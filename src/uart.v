==> flow/design.v <==
`timescale 1ns / 10ps
module uart( 
                reset,
                clk0,
                uart_addr,
                uart_host_addr,
               uart_host_cmd,
                uart_cmd,
                uart_host_datain,
                uart_cs,
                uart_rd,
                uart_wr,
                ser_rxd,
                uart_datain,
                ser_txd,
                uart_host_dataout,
                uart_dataout
                );
parameter add_size      = 12;
parameter padd_size    = 24;
parameter cmd_size     = 3;
parameter cs_size      = 2;
parameter dqm_size     = 4;
parameter ba_size      = 2;
parameter data_size    = 32;
parameter timing_size  = 12;
parameter DataWidth = 32;
parameter AddrWidth = 24;
parameter OpcodeWidth = 8;
parameter StateSize = 2;
parameter Byte_size = 8;
parameter uart_add  = 3;
parameter burst         =      3;
parameter HiZ       =  32'hz;
parameter cas_size     = 2;
parameter rc_size      = 2;
parameter ref_dur_size = 4;
parameter burst_size   = 4;
parameter byte_size    = 8;
parameter row_size     = 12;
parameter col_size     = 10;
parameter bank_size    = 2;
parameter rowstart     = 10;
parameter colstart     = 0;
parameter bankstart    = 22;
parameter arbiter_bus_size = 3;
parameter irq_size             = 3;
parameter dma_reg_addr  = 3;
parameter dma_reg_depth = 8;
parameter dma_reg_width = 32;
parameter dma_fifo_width = 8;
parameter dma_fifo_depth = 32;
parameter dma_counter_size = 5;
parameter fifo_size = 8;
parameter uart_reg_depth = 8;
parameter uart_reg_width = 32;
parameter uart_cnt_size = 3;
parameter ser_in_cnt = 3;
parameter ser_out_cnt = 3;
parameter cache_reg_depth = 8;
parameter cache_reg_width = 32;
parameter cache_line_size = 53;
parameter cache_valid = 2;
parameter cache_tag = 19;
parameter timer_reg_depth = 4;
parameter timer_reg_width = 32;
parameter timer_addr_size = 2;
parameter timer_size = 32;
parameter flash_size = 8;
parameter flash_reg_width = 32;
parameter flash_reg_depth = 8;
parameter flash_mem_addr_map = 24'h000000;
parameter dma_reg_addr_map    = 24'h080000;
parameter flash_reg_addr_map = 24'h080008;
parameter data_cache_reg_addr_map = 24'h080010;
parameter instruction_cache_reg_addr_map = 24'h080018;
parameter timer_reg_addr_map = 24'h080020;
parameter uart_reg_addr_map = 24'h080024;
parameter sdram_mem_addr_map = 24'h7FFFFF;
input reset;
input clk0;
input [padd_size - 1 : 0]uart_addr;
input [padd_size - 1 : 0]uart_host_addr;
input [cmd_size - 1 : 0]uart_host_cmd;
input [cmd_size - 1 : 0]uart_cmd;
input [data_size - 1 : 0]uart_host_datain;
input uart_cs;
input uart_rd;
input uart_wr;
input ser_rxd;
input [Byte_size - 1 : 0]uart_datain;
output ser_txd;
output [data_size - 1 : 0]uart_host_dataout;
output [Byte_size - 1 : 0]uart_dataout;
wire reset;
wire clk0;
wire [padd_size - 1 : 0]uart_addr;
wire [padd_size - 1 : 0]uart_host_addr;
wire [cmd_size - 1 : 0]uart_host_cmd;
wire [cmd_size - 1 : 0]uart_cmd;
wire [data_size - 1 : 0]uart_host_datain;
wire uart_cs;
wire uart_rd;
wire uart_wr;
wire ser_rxd;
wire [Byte_size - 1 : 0]uart_datain;
reg ser_txd;
reg [data_size - 1 : 0]uart_host_dataout;
wire [Byte_size - 1 : 0]uart_dataout;
reg [Byte_size - 1 : 0]ruart_dataout;
reg [Byte_size - 1 : 0]uart_reg_dataout;
reg [Byte_size -1 : 0]shift_reg_in;
reg [Byte_size -1 : 0]shift_reg_out;
reg [uart_cnt_size - 1 : 0]serin_cnt;
reg [uart_cnt_size - 1 : 0]serout_cnt;
reg byte_in;
reg byte_out;
assign uart_dataout = ruart_dataout;
reg [uart_reg_width - 1 : 0] uart_register [uart_reg_depth - 1 : 0];
always @(posedge reset or posedge clk0)
begin
    if(reset == 1'b1)
    begin
        uart_host_dataout <= 32'h0;
        uart_register[0] <= 32'h0;
        uart_register[1] <= 32'h0;
        uart_register[2] <= 32'h0;
        uart_register[3] <= 32'h0;
        uart_register[4] <= 32'h0;
        uart_register[5] <= 32'h0;
        uart_register[6] <= 32'h0;
        uart_register[7] <= 32'h0;
    end
    else
    begin
        if(uart_host_cmd == 3'b010)
        begin
            case(uart_host_addr)
                24'h080024: uart_register[0] <= uart_host_datain;
                24'h080025: uart_register[1] <= uart_host_datain;
                24'h080026: uart_register[2] <= uart_host_datain;
                24'h080027: uart_register[3] <= uart_host_datain;
                24'h080028: uart_register[4] <= uart_host_datain;
                24'h080029: uart_register[5] <= uart_host_datain;
                24'h08002A: uart_register[6] <= uart_host_datain;
                24'h08002B: uart_register[7] <= uart_host_datain;
            endcase
        end
        else
        if(uart_host_cmd == 3'b001)
        begin
            case(uart_host_addr)
                24'h080024: uart_host_dataout <= uart_register[0];
                24'h080025: uart_host_dataout <= uart_register[1];
                24'h080026: uart_host_dataout <= uart_register[2];
                24'h080027: uart_host_dataout <= uart_register[3];
                24'h080028: uart_host_dataout <= uart_register[4];
                24'h080029: uart_host_dataout <= uart_register[5];
                24'h08002A: uart_host_dataout <= uart_register[6];
                24'h08002B: uart_host_dataout <= uart_register[7];
            endcase
        end
    end
end
always @(posedge reset or posedge clk0)
begin
    if(reset == 1'b1)
    begin
        shift_reg_in  <= 8'h0;
    end
    else
    if((uart_wr == 1'b1) && (uart_rd == 1'b0) && (byte_in == 1'b0))
    begin
        shift_reg_in[7] <= shift_reg_in[6];
        shift_reg_in[6] <= shift_reg_in[5];
        shift_reg_in[5] <= shift_reg_in[4];
        shift_reg_in[4] <= shift_reg_in[3];
        shift_reg_in[3] <= shift_reg_in[2];
        shift_reg_in[2] <= shift_reg_in[1];
        shift_reg_in[1] <= shift_reg_in[0];
        shift_reg_in[0] <= ser_rxd;
    end
    else
        shift_reg_in <= shift_reg_in;
end
always @(posedge reset or posedge clk0)
begin
    if(reset == 1'b1)
        ruart_dataout <= 8'h0;
    else
    if((uart_wr == 1'b1) && (uart_rd == 1'b0) && (byte_in == 1'b1))
    begin
      ruart_dataout[0] <= shift_reg_in[0];        
      ruart_dataout[1] <= shift_reg_in[1];
      ruart_dataout[2] <= shift_reg_in[2];
      ruart_dataout[3] <= shift_reg_in[3];
      ruart_dataout[4] <= shift_reg_in[4];
      ruart_dataout[5] <= shift_reg_in[5];
      ruart_dataout[6] <= shift_reg_in[6];
      ruart_dataout[7] <= shift_reg_in[7];                                                    
    end
end
always @(posedge reset or posedge clk0)
begin
    if(reset == 1'b1)
    begin
        shift_reg_out <= 8'h0;
        ser_txd <= 1'b0;
    end
    else
    if((uart_wr == 1'b0) && (uart_rd == 1'b1) && (byte_out == 1'b0))
    begin
        ser_txd <= shift_reg_out[7];
        shift_reg_out[7] <= shift_reg_out[6];
        shift_reg_out[6] <= shift_reg_out[5];
        shift_reg_out[5] <= shift_reg_out[4];
        shift_reg_out[4] <= shift_reg_out[3];
        shift_reg_out[3] <= shift_reg_out[2];
        shift_reg_out[2] <= shift_reg_out[1];
        shift_reg_out[1] <= shift_reg_out[0];
    end
    else
    if((uart_wr == 1'b0) && (uart_rd == 1'b1) && (byte_out == 1'b1))
        shift_reg_out <= uart_datain;
end
always @(posedge reset or posedge clk0)
begin
    if(reset == 1'b1)
    begin
        serin_cnt <= 3'b000;
        byte_in <= 1'b0;
    end
    else
    if((uart_cs == 1'b1) && (uart_wr == 1'b1) && (uart_rd == 1'b0))
        serin_cnt <= serin_cnt + 1;
    else
    if(serin_cnt == 3'b111)
        byte_in <= 1'b1;
    else
    begin
        byte_in <= 1'b0;
        serin_cnt <= serin_cnt;
    end
end
always @(posedge reset or posedge clk0)
begin
    if(reset == 1'b1)
    begin
        serout_cnt <= 3'b000;
        byte_out <= 1'b0;
    end
    else
    if((uart_cs == 1'b1) && (uart_wr == 1'b0) && (uart_rd == 1'b1))
        serout_cnt <= serout_cnt + 1;
    else
    if(serout_cnt == 3'b111)
        byte_out <= 1'b1;
    else
    begin
        byte_out <= 1'b0;
        serout_cnt <= serout_cnt;
    end
end
endmodule
# [Tool chain data of uart]
# Tool output for the design above, in the order of the flow.
# Line numbers count from 1 in the design file above.
# Cell names lack the library's common part.
# The mark - stands for no value.
[inputs] top="uart" clock="clk0" cell_library="sky130hd" pvt_corner="tt_025C_1v80"

# [After elaboration]
# Yosys after proc, flatten, opt, wreduce and memory -nomap, before mapping. Print and check cells are not counted. Equal cells are merged and count once.
[bits] elab_cells=91 reg_bits=321 in_bits=100 out_inout_bits=41
[classes] equal=12 bitwise=6 add_sub_neg=2 muxes=17 reduce_and_logical=22
[op_table] op="32-bit parallel mux with 8-bit select" n=1
[op_table] op="24-bit by 20-bit == test with 1-bit output with constant B" n=8
[op_table] op="2-bit AND reduction" n=9
[op_table] op="1-bit 2-to-1 mux" n=16
[op_table] op="1-bit logical AND" n=10
[op_table] op="8-bit nonzero test" n=1
[op_table] op="1-bit inverter" n=6
[op_table] op="3-bit by 1-bit adder with 3-bit output with constant B" n=2
[op_table] op="3-bit == test with constant B" n=2
[op_table] op="3-bit by 1-bit == test with 1-bit output with constant B" n=1
[op_table] op="3-bit by 2-bit == test with 1-bit output with constant B" n=1
[op_table] op="3-bit AND reduction" n=1
[op_table] op="2-bit nonzero test" n=1

# [Longest topological paths]
# Longest topological path by Yosys (ltp), each cell counted once; first at word level (registers and memories cut), then after technology mapping (sequential cells cut; the memories' decode and read muxes count).
[logic_depth] ltp_word=5 abc_area=0 depth_mapped=8 ltp_nobuf=5

# [Synthesis result]
# Yosys stat after the flow's synthesis: flattened, memories mapped to cells. It holds for the ABC_AREA given above (unset counts as 0); a run with the other value may have another netlist.
# The area totals of this step are shown rounded.
[by_type] type="dfrtp_1" n=321 type_area_um2=8.03E+03
[by_type] type="mux2_2" n=167 type_area_um2=1.88E+03
[by_type] type="mux2_4" n=120 type_area_um2=1.8E+03
[by_type] type="a221oi_1" n=30 type_area_um2=262.752
[by_type] type="a22oi_1" n=34 type_area_um2=255.245
[by_type] type="o21ai_0" n=45 type_area_um2=225.216
[by_type] type="mux2i_1" n=20 type_area_um2=200.192
[by_type] type="buf_6" n=14 type_area_um2=157.651
[by_type] type="nand2_1" n=38 type_area_um2=142.637
[by_type] type="a211oi_1" n=15 type_area_um2=112.608
[by_type] type="clkbuf_1" n=30 type_area_um2=112.608
[by_type] type="buf_2" n=21 type_area_um2=105.101
[by_type] type="a31oi_1" n=15 type_area_um2=93.84
[by_type] type="a32oi_1" n=10 type_area_um2=87.584
[by_type] type="nor2_1" n=23 type_area_um2=86.333
[by_type] type="nand4_4" n=4 type_area_um2=85.082
[by_type] type="mux2_1" n=7 type_area_um2=78.826
[by_type] type="a221o_1" n=7 type_area_um2=70.067
# Other cell types: 48; their cells: 148.
[mapped] synth_area_um2=14960 stdcells=1069 buf_cells=76 ff_cells=321 sequential_area_um2=8033

# [Worst setup path after synthesis]
# Path of least setup slack by OpenSTA after synthesis, without wires, with an ideal clock, recovery checks aside; 20% of the period is set as input and as output delay. Where synthesis merged equal registers, the netlist keeps one of their names.
[synth_timing] path_type="input port to flip-flop" from="input port uart_host_addr[21]" to="register uart_register[7][19]" launch_ns=0.964 delay_ns=1.646 stages=5 required_time_ns=4.695 arrival_time_ns=2.485 setup_time_ns=0.125 tclk_ns=4.82 input_delay_ns=0.964 slack_ns=2.211 period_less_setup_slack_ns=2.609
# "delay_ns" is the arrival time less input delay plus setup time.
# "stages": output pins that drive a net of the path, with the launching flip-flop's if there is one; two outputs of one cell count as two.
# "period_less_setup_slack_ns" = period - worst setup slack (recovery checks aside). The figure is calculated, with input and output delays left at 20% of the set period.
# Between the ends stands the longest chain of elaborated cells between them, by number of cells; it is not shown to be the way that was timed. Of several equally long chains one is given.
# A line is the first line of the expression or statement that the cell stems from. Yosys adds cells for indexed reads and writes and turns some case tables into memories.
[synth_between] path_cell_list="nor4b_2 nand4_2 nor3_2 buf_4 mux2_2" elab_chain_len=2 cone_cells=2 classes_between="1 x eq/ne; 1 x reduce/logical"
[synth_rtl] item="start, declared" line_no=83 source="input [padd_size - 1 : 0]uart_host_addr;"
[synth_rtl] item="24-bit by 20-bit == test with 1-bit output" line_no=138 source="case(uart_host_addr)"
[synth_rtl] item="2-bit AND reduction"
[synth_rtl] item="end, assigned" line_no=132 source="uart_register[7] <= 32'h0;"
[synth_rtl] item="end, assigned" line_no=146 source="24'h08002B: uart_register[7] <= uart_host_datain;"
[synth_rtl] item="end, declared" line_no=119 source="reg [uart_reg_width - 1 : 0] uart_register [uart_reg_depth - 1 : 0];"

# [Timing after layout]
# From the final timing report of stored run 1: the path of least setup slack in the routed layout; clock arrival at registers is part of the times.
[layout_timing] path_type="input port to flip-flop" from="input port uart_host_addr[7]" to="register uart_host_dataout[16]" launch_ns=0.42 required_time_ns=2.56 stages=8 setup_time_ns=0.12 arrival_time_ns=2.51 tclk_ns=2.12 slack_ns=0.06 input_delay_ns=0.42
# Between the ends stands the longest chain of elaborated cells between them, by number of cells; it is not shown to be the way that was timed. Of several equally long chains one is given.
# A register here has more assigning lines than the two given.
[layout_between] path_cell_list="clkdlybuf4s50_1 nor4b_4 buf_12 and2_1 nand3_1 a2111oi_0 buf_4 o21ai_0" elab_chain_len=3 cone_cells=11 classes_between="8 x eq/ne; 1 x mux; 2 x reduce/logical"
[layout_rtl] item="start, declared" line_no=83 source="input [padd_size - 1 : 0]uart_host_addr;"
[layout_rtl] item="24-bit by 20-bit == test with 1-bit output" line_no=152 source="case(uart_host_addr)"
[layout_rtl] item="8-bit nonzero test"
[layout_rtl] item="3-bit AND reduction"
[layout_rtl] item="end, assigned" line_no=153 source="24'h080024: uart_host_dataout <= uart_register[0];"
[layout_rtl] item="end, assigned" line_no=154 source="24'h080025: uart_host_dataout <= uart_register[1];"
[layout_rtl] item="end, declared" line_no=93 source="output [data_size - 1 : 0]uart_host_dataout;"

==> runs of uart <==
Settings and measured results of 2 stored flow runs for module uart (sky130hd), not sorted in any way. The constraints put input and output delay at 20% of the set period each and load the outputs with 0.01 pF.
"achieved clock period" means the clock period less the worst setup slack. The figure is calculated, with input and output delays left at 20% of the set period.
"worst setup path time" = time allowed to the worst setup path (clock period - input delay - output delay, where it has them) - its slack; a late launch clock adds to it, a late capture clock takes from it.
"power" is the tool's figure for a default switching activity; nothing was simulated.
Results are given in rounded form.
[stored run 1] settings: period_ns=2.12, CORE_UTILIZATION=54, PLACE_DENSITY_LB_ADDON=0.04, CORE_ASPECT_RATIO=0.66, GPL_TIMING_DRIVEN=1, SLEW_MARGIN=10, CAP_MARGIN=20, CORE_MARGIN=2
[stored run 1] result: chip area after synthesis (Yosys) 14960 um2, die area 29070 um2, standard-cell area of the final layout 18670 um2, utilization 68.6%, worst setup slack after layout 0.056 ns, total negative slack 0.000 ns, power 13.57 mW, achieved clock period 2.064 ns, worst setup path time 1.64 ns, worst setup path kind input port to flip-flop
[stored run 2] settings: period_ns=2.54, CORE_UTILIZATION=52, CAP_MARGIN=20, CORE_MARGIN=2, SLEW_MARGIN=20
[stored run 2] result: chip area after synthesis (Yosys) 14960 um2, die area 30130 um2, standard-cell area of the final layout 18680 um2, utilization 65.4%, worst setup slack after layout 0.228 ns, total negative slack 0.000 ns, power 12.01 mW, achieved clock period 2.312 ns, worst setup path time 1.80 ns, worst setup path kind input port to flip-flop
