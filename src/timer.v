==> flow/design.v <==
`timescale 1ns / 10ps
module timer( 
                    reset,
                    clk0,
                    timer_host_datain,
                    timer_cmd,
                    timer_addr,
                    timer_host_dataout,
                    timer_irq
                    );
parameter add_size      = 12;
parameter padd_size    = 24;
parameter cmd_size     = 3;
parameter cs_size      = 2;
parameter dqm_size     = 4;
parameter ba_size      = 2;
parameter data_size    = 32;
parameter timing_size  = 12;
parameter DataWidth = 32;
parameter AddrWidth = 24;
parameter OpcodeWidth = 8;
parameter StateSize = 2;
parameter Byte_size = 8;
parameter uart_add  = 3;
parameter burst         =      3;
parameter HiZ       =  32'hz;
parameter cas_size     = 2;
parameter rc_size      = 2;
parameter ref_dur_size = 4;
parameter burst_size   = 4;
parameter byte_size    = 8;
parameter row_size     = 12;
parameter col_size     = 10;
parameter bank_size    = 2;
parameter rowstart     = 10;
parameter colstart     = 0;
parameter bankstart    = 22;
parameter arbiter_bus_size = 3;
parameter irq_size             = 3;
parameter dma_reg_addr  = 3;
parameter dma_reg_depth = 8;
parameter dma_reg_width = 32;
parameter dma_fifo_width = 8;
parameter dma_fifo_depth = 32;
parameter dma_counter_size = 5;
parameter fifo_size = 8;
parameter uart_reg_depth = 8;
parameter uart_reg_width = 32;
parameter uart_cnt_size = 3;
parameter ser_in_cnt = 3;
parameter ser_out_cnt = 3;
parameter cache_reg_depth = 8;
parameter cache_reg_width = 32;
parameter cache_line_size = 53;
parameter cache_valid = 2;
parameter cache_tag = 19;
parameter timer_reg_depth = 4;
parameter timer_reg_width = 32;
parameter timer_addr_size = 2;
parameter timer_size = 32;
parameter flash_size = 8;
parameter flash_reg_width = 32;
parameter flash_reg_depth = 8;
parameter flash_mem_addr_map = 24'h000000;
parameter dma_reg_addr_map    = 24'h080000;
parameter flash_reg_addr_map = 24'h080008;
parameter data_cache_reg_addr_map = 24'h080010;
parameter instruction_cache_reg_addr_map = 24'h080018;
parameter timer_reg_addr_map = 24'h080020;
parameter uart_reg_addr_map = 24'h080024;
parameter sdram_mem_addr_map = 24'h7FFFFF;
input reset;
input clk0;
input [data_size - 1 : 0]timer_host_datain;
input [cmd_size - 1 : 0]timer_cmd;
input [padd_size - 1 : 0]timer_addr;
output [data_size - 1 : 0]timer_host_dataout;
output timer_irq;
wire reset;
wire clk0;
wire [data_size - 1 : 0]timer_host_datain;
wire [cmd_size - 1 : 0]timer_cmd;
wire [padd_size - 1 : 0]timer_addr;
wire [data_size - 1 : 0]timer_host_dataout;
reg timer_irq;
reg [data_size - 1 : 0]timer_reg_dataout;
reg [timer_size - 1 : 0]timer;
wire [timer_reg_width - 1 : 0] timer_register0;
wire [timer_reg_width - 1 : 0] timer_register1;
wire [timer_reg_width - 1 : 0] timer_register2;
wire [timer_reg_width - 1 : 0] timer_register3;
wire timed_out;
wire running;
wire irq_enb;
wire continuous;
wire timer_start;
wire timer_stop;
reg [timer_reg_width - 1 : 0] timer_register [timer_reg_depth - 1 : 0];
assign timer_host_dataout = timer_reg_dataout;
assign timer_register0 = timer_register[0];      
assign timer_register1 = timer_register[1];     
assign timer_register2 = timer_register[2];     
assign timer_register3 = timer_register[3];     
assign timed_out   = timer_register0[0];
assign running     = timer_register0[1];
assign irq_enb     = timer_register1[0];
assign continuous  = timer_register1[1];
assign timer_start = timer_register1[2];
assign timer_stop  = timer_register1[3];
always @(posedge reset or posedge clk0)
begin
    if(reset == 1'b1)
    begin
        timer_reg_dataout  <= 32'h0;
        timer_register[0] <= 32'h0;
        timer_register[1] <= 32'h0;
        timer_register[2] <= 32'h0;
        timer_register[3] <= 32'h0;
    end
    else
    begin
        if(timer_cmd == 3'b010)
        begin
            case(timer_addr)
                24'h080020: timer_register[0] <= timer_host_datain;         
                24'h080021: timer_register[1] <= timer_host_datain;         
                24'h080022: timer_register[2] <= timer_host_datain;         
                24'h080023: timer_register[3] <= timer_host_datain;         
            endcase
        end
        else
        if(timer_cmd == 3'b001)
        begin
            case(timer_addr)
                24'h080020: timer_reg_dataout <= timer_register[0];
                24'h080021: timer_reg_dataout <= timer_register[1];
                24'h080022: timer_reg_dataout <= timer_register[2];
                24'h080023: timer_reg_dataout <= timer_register[3];
            endcase
        end
    if((continuous == 1'b1) && (timer == timer_register2))
        timer_register[0] <= timer_register0 & 32'h1;
    else
        timer_register[0] <= timer_register0 & 32'h0;
    if((timer_start == 1'b1) && (timer_irq == 1'b0))
        timer_register[0] <= timer_register0 & 32'h2;
    else
        timer_register[0] <= timer_register0 & 32'h0;
    timer_register[3] <= timer;
    end
end
always @(posedge reset or posedge clk0)
begin
    if(reset == 1'b1)
    begin
        timer <= 32'h0;
    end
    else
    begin
        if((timer_start == 1'b1) && (timer_stop == 1'b0))
            timer <= timer + 1;
        else
            timer <= timer;
        if(timer_stop == 1'b1)
            timer <= timer;
        if((continuous == 1'b1) && (timer == timer_register2))
            timer <= 32'h0;
        if((irq_enb == 1'b1) && (timer == timer_register2))
            timer_irq <= 1'b1;
        else
            timer_irq <= 1'b0;
    end
end
endmodule
======== Reports on timer ========
What the tools print for timer, step after step.
Lines are those of the file above, counted from 1.
Operators carry their Yosys type and port widths (W data, S select, Z words).
The mark n/a stands for no value.
inputs
  top module .............................. timer
  clock port .............................. clk0
  standard-cell library ................... sky130hd
  library corner .......................... tt_025C_1v80

======== Elaborated design ========
Source: Yosys, flattened and elaborated. Widths are those after wreduce. Registers that Yosys merges into a memory's read port (data or address) are not register bits. Print and check cells do not count. Equal cells are merged and count once.
bit counts
  register bits after elaboration ......... 193
  bits of input ports ..................... 61
  elaborated cells ........................ 36
cells by class
  add/subtract/negate cells ............... 1
  equality and inequality tests ........... 8
  mux-type cells .......................... 6
  bitwise logic cells ..................... 3
  reduce/logical cells .................... 10
operators with widths
  operator                 count
  $pmux W32 S4             1
  $eq A24 B20 Y1 const B   4
  $mux W32                 3
  $add A32 B1 Y32 const B  1
  $eq A32 B32 Y1           1
  $reduce_and A2 Y1        3
  $logic_and A1 B1 Y1      4
  $reduce_bool A4 Y1       1
  $not A1 Y1               3
  $eq A3 B1 Y1 const B     1
  $eq A3 B2 Y1 const B     1
  $reduce_and A3 Y1        1
  $ne A2 B1 Y1 const B     1
  $reduce_bool A2 Y1       1
  $mux W2                  1
  $mux W1                  1

======== Logic depth ========
Longest topological path by Yosys (ltp), each cell counted once; first at word level (registers and memories cut), then after technology mapping (sequential cells cut; the memories' decode and read muxes count).
logic depth
  word-level depth ........................ 5
  ABC_AREA ................................ 0
  depth in mapped cells ................... 7

======== After synthesis ========
Yosys stat after the flow's synthesis: flattened, memories mapped to cells. It holds for the ABC_AREA given above (unset counts as 0); a run with the other value may have another netlist.
cell types
  type                       count
  sky130_fd_sc_hd__dfrtp_1   160
  sky130_fd_sc_hd__mux2_2    76
  sky130_fd_sc_hd__mux2_4    50
  sky130_fd_sc_hd__xnor2_1   34
  sky130_fd_sc_hd__a22o_1    32
  sky130_fd_sc_hd__a32oi_1   21
  sky130_fd_sc_hd__nand4_1   20
  sky130_fd_sc_hd__or4_1     15
  sky130_fd_sc_hd__buf_6     9
  sky130_fd_sc_hd__o31ai_1   13
  sky130_fd_sc_hd__clkbuf_1  24
  sky130_fd_sc_hd__xor2_1    8
  sky130_fd_sc_hd__a31oi_1   11
  sky130_fd_sc_hd__or3_1     8
  sky130_fd_sc_hd__nor4b_4   2
  sky130_fd_sc_hd__nand2_1   11
  sky130_fd_sc_hd__nand3_1   8
  sky130_fd_sc_hd__o21ai_0   8
Other cell types: 23; their cells: 42.
synthesis totals
  cell count .............................. 552
  cell area after synthesis ............... 7,623.6 um2
  area of sequential cells ................ 4,033.9 um2
  mapped flip-flops ....................... 161
  buffers ................................. 38

======== Path before layout ========
Source: OpenSTA report_checks on the synthesized netlist (no wires, ideal clock, input and output delay 20% of the period each), path of least setup slack; recovery checks are left aside. Register names are those of the netlist, which keeps one name where synthesis merged equal registers.
path after synthesis
  path kind ............................... input to register
  start point ............................. input reset
  end point ............................... register timer_irq
  clock period ............................ 5.88 ns
  input delay ............................. 1.176 ns
  setup time .............................. 0.523 ns
  launch time at the first pin ............ 1.176 ns
  arrival time ............................ 4.484 ns
  required time ........................... 5.357 ns
  path slack .............................. 0.874 ns
  path delay .............................. 3.831 ns
  stages on the path ...................... 1
  buffers on the path ..................... 0
  synthesis period reached ................ 5.006 ns
"path delay" = arrival - input delay + setup time.
"stages on the path": output pins that drive a net of the path, with the launching flip-flop's if there is one; two outputs of one cell count as two.
"synthesis period reached" = period - worst setup slack (recovery checks aside). The figure is calculated, with input and output delays left at 20% of the set period.
on the way, after synthesis
  path through ............................ sky130_fd_sc_hd__inv_1
  cells in the longest elaborated chain ... 0
  elaborated cells between the ends (all ways) .. 0
  RTL lines with such cells ............... 0
ends and longest elaborated chain, after synthesis
  item         RTL line  source
  from (decl)  72        input reset;
  to (assign)  169       timer_irq <= 1'b1;
  to (assign)  171       timer_irq <= 1'b0;
  to (decl)    78        output timer_irq;

======== Path in the finished layout ========
Path of least setup slack in the final report of flow run A (OpenROAD, finished layout, wires in). Where an end is a register, its clock arrival counts in the times.
path after layout
  path kind ............................... input to register
  start point ............................. input timer_addr[4]
  end point ............................... register timer_register[2][26]
  clock period ............................ 5.81 ns
  input delay ............................. 1.16 ns
  setup time .............................. 0.11 ns
  launch time at the first pin ............ 1.16 ns
  arrival time ............................ 3.45 ns
  required time ........................... 6.12 ns
  path slack .............................. 2.66 ns
  stages on the path ...................... 6
  buffers on the path ..................... 2
Between the ends stands the longest chain of elaborated cells between them, by number of cells; it is not shown to be the way that was timed. Of several equally long chains one is given.
A line is the first line of the expression or statement that the cell stems from. Yosys adds cells for indexed reads and writes and turns some case tables into memories.
on the way, after layout
  path through ............................ sky130_fd_sc_hd__clkdlybuf4s50_1 sky130_fd_sc_hd__nor4b_2 sky130_fd_sc_hd__nand4_2 sky130_fd_sc_hd__nor4_4 sky130_fd_sc_hd__buf_4 sky130_fd_sc_hd__mux2_2
  cells in the longest elaborated chain ... 2
  elaborated cells between the ends (all ways) .. 2
  classes of those cells .................. eq/ne (1); reduce/logical (1)
ends and longest elaborated chain, after layout
  item               RTL line  source
  from (decl)        76        input [padd_size - 1 : 0]timer_addr;
  $eq A24 B20 Y1     124       case(timer_addr)
  $reduce_and A2 Y1  n/a
  to (assign)        117       timer_register[2] <= 32'h0;
  to (assign)        127       24'h080022: timer_register[2] <= timer_host_datain;
  to (decl)          98        reg [timer_reg_width - 1 : 0] timer_register [timer_reg_depth - 1 : 0];

==> runs of timer <==
timer through Yosys and OpenROAD on sky130hd: 2 stored runs, unordered, with their settings and measured results. The constraints put input and output delay at 20% of the set period each and load the outputs with 0.01 pF.
"reached clock period" means the clock period less the worst setup slack. The figure is calculated, with input and output delays left at 20% of the set period.
"critical path time" is the time allowed to the run's worst setup path (the clock period less input and output delay, where it has them) less its slack. Clock arrival times count: a late capture clock shortens it, a late launch clock lengthens it.
By "total design power" is meant OpenSTA's value without simulated activity: inputs other than the clock are taken to toggle once in ten clock periods, and the tool carries that through the logic.

======== flow run A ========
==> flow/run.sh <==
#!/bin/bash
# the make line also repeats the synthesis and layout settings of config.mk as NAME=value (left out here)
make -C /OpenROAD-flow-scripts/flow DESIGN_CONFIG=/design/flow/config.mk WORK_HOME=/design/flow/orfs CLKGATE_MAP_FILE= finish
==> flow/config.mk <==
export PLATFORM = sky130hd
export DESIGN_NAME = timer
export DESIGN_NICKNAME = timer
export VERILOG_FILES = /design/flow/design.v
export SDC_FILE = /design/flow/constraint.sdc
export NUM_CORES = 4
export LEC_CHECK = 0
export CAP_MARGIN = 20
export CORE_MARGIN = 2
export CORE_UTILIZATION = 40
export SETUP_SLACK_MARGIN = 1.38
export SLEW_MARGIN = 20
==> flow/constraint.sdc <==
create_clock -name core_clock -period 5.81 [get_ports {clk0}]
set_input_delay 1.1620 -clock core_clock [delete_from_list [all_inputs] [get_ports {clk0}]]
set_output_delay 1.1620 -clock core_clock [all_outputs]
set_load 0.01 [all_outputs]

-------- measured, flow run A --------
  standard-cell area of the final layout .. 9,352.7 um2
  area of the synthesized netlist ......... 7,623.6 um2
  setup slack of the worst path ........... 2.663 ns
  total design power ...................... 0.002373 W
  critical path time ...................... 1.99 ns
  kind of the worst setup path ............ input to register
  setup total negative slack .............. 0.000 ns
  reached clock period .................... 3.147 ns
  smallest hold slack ..................... 0.463 ns
  utilization of the finished layout ...... 50.0%
  full die area ........................... 20,179.6 um2

======== flow run B ========
==> flow/run.sh <==
#!/bin/bash
# the make line also repeats the synthesis and layout settings of config.mk as NAME=value (left out here)
make -C /OpenROAD-flow-scripts/flow DESIGN_CONFIG=/design/flow/config.mk WORK_HOME=/design/flow/orfs CLKGATE_MAP_FILE= finish
==> flow/config.mk <==
export PLATFORM = sky130hd
export DESIGN_NAME = timer
export DESIGN_NICKNAME = timer
export VERILOG_FILES = /design/flow/design.v
export SDC_FILE = /design/flow/constraint.sdc
export NUM_CORES = 4
export LEC_CHECK = 0
export ABC_AREA = 1
export CAP_MARGIN = 10
export CELL_PAD_IN_SITES_DETAIL_PLACEMENT = 2
export CORE_ASPECT_RATIO = 0.72
export CORE_MARGIN = 2
export CORE_UTILIZATION = 44
export CTS_CLUSTER_DIAMETER = 293
export GPL_ROUTABILITY_DRIVEN = 1
export HOLD_SLACK_MARGIN = 0.03
export MAX_ROUTING_LAYER = met5
export MIN_ROUTING_LAYER = met1
export PLACE_DENSITY_LB_ADDON = 0.07
export SLEW_MARGIN = 20
==> flow/constraint.sdc <==
create_clock -name core_clock -period 5.47 [get_ports {clk0}]
set_input_delay 1.0940 -clock core_clock [delete_from_list [all_inputs] [get_ports {clk0}]]
set_output_delay 1.0940 -clock core_clock [all_outputs]
set_load 0.01 [all_outputs]

-------- flow run B --------
  stopped before the end: clock tree synthesis reported DPL-0033
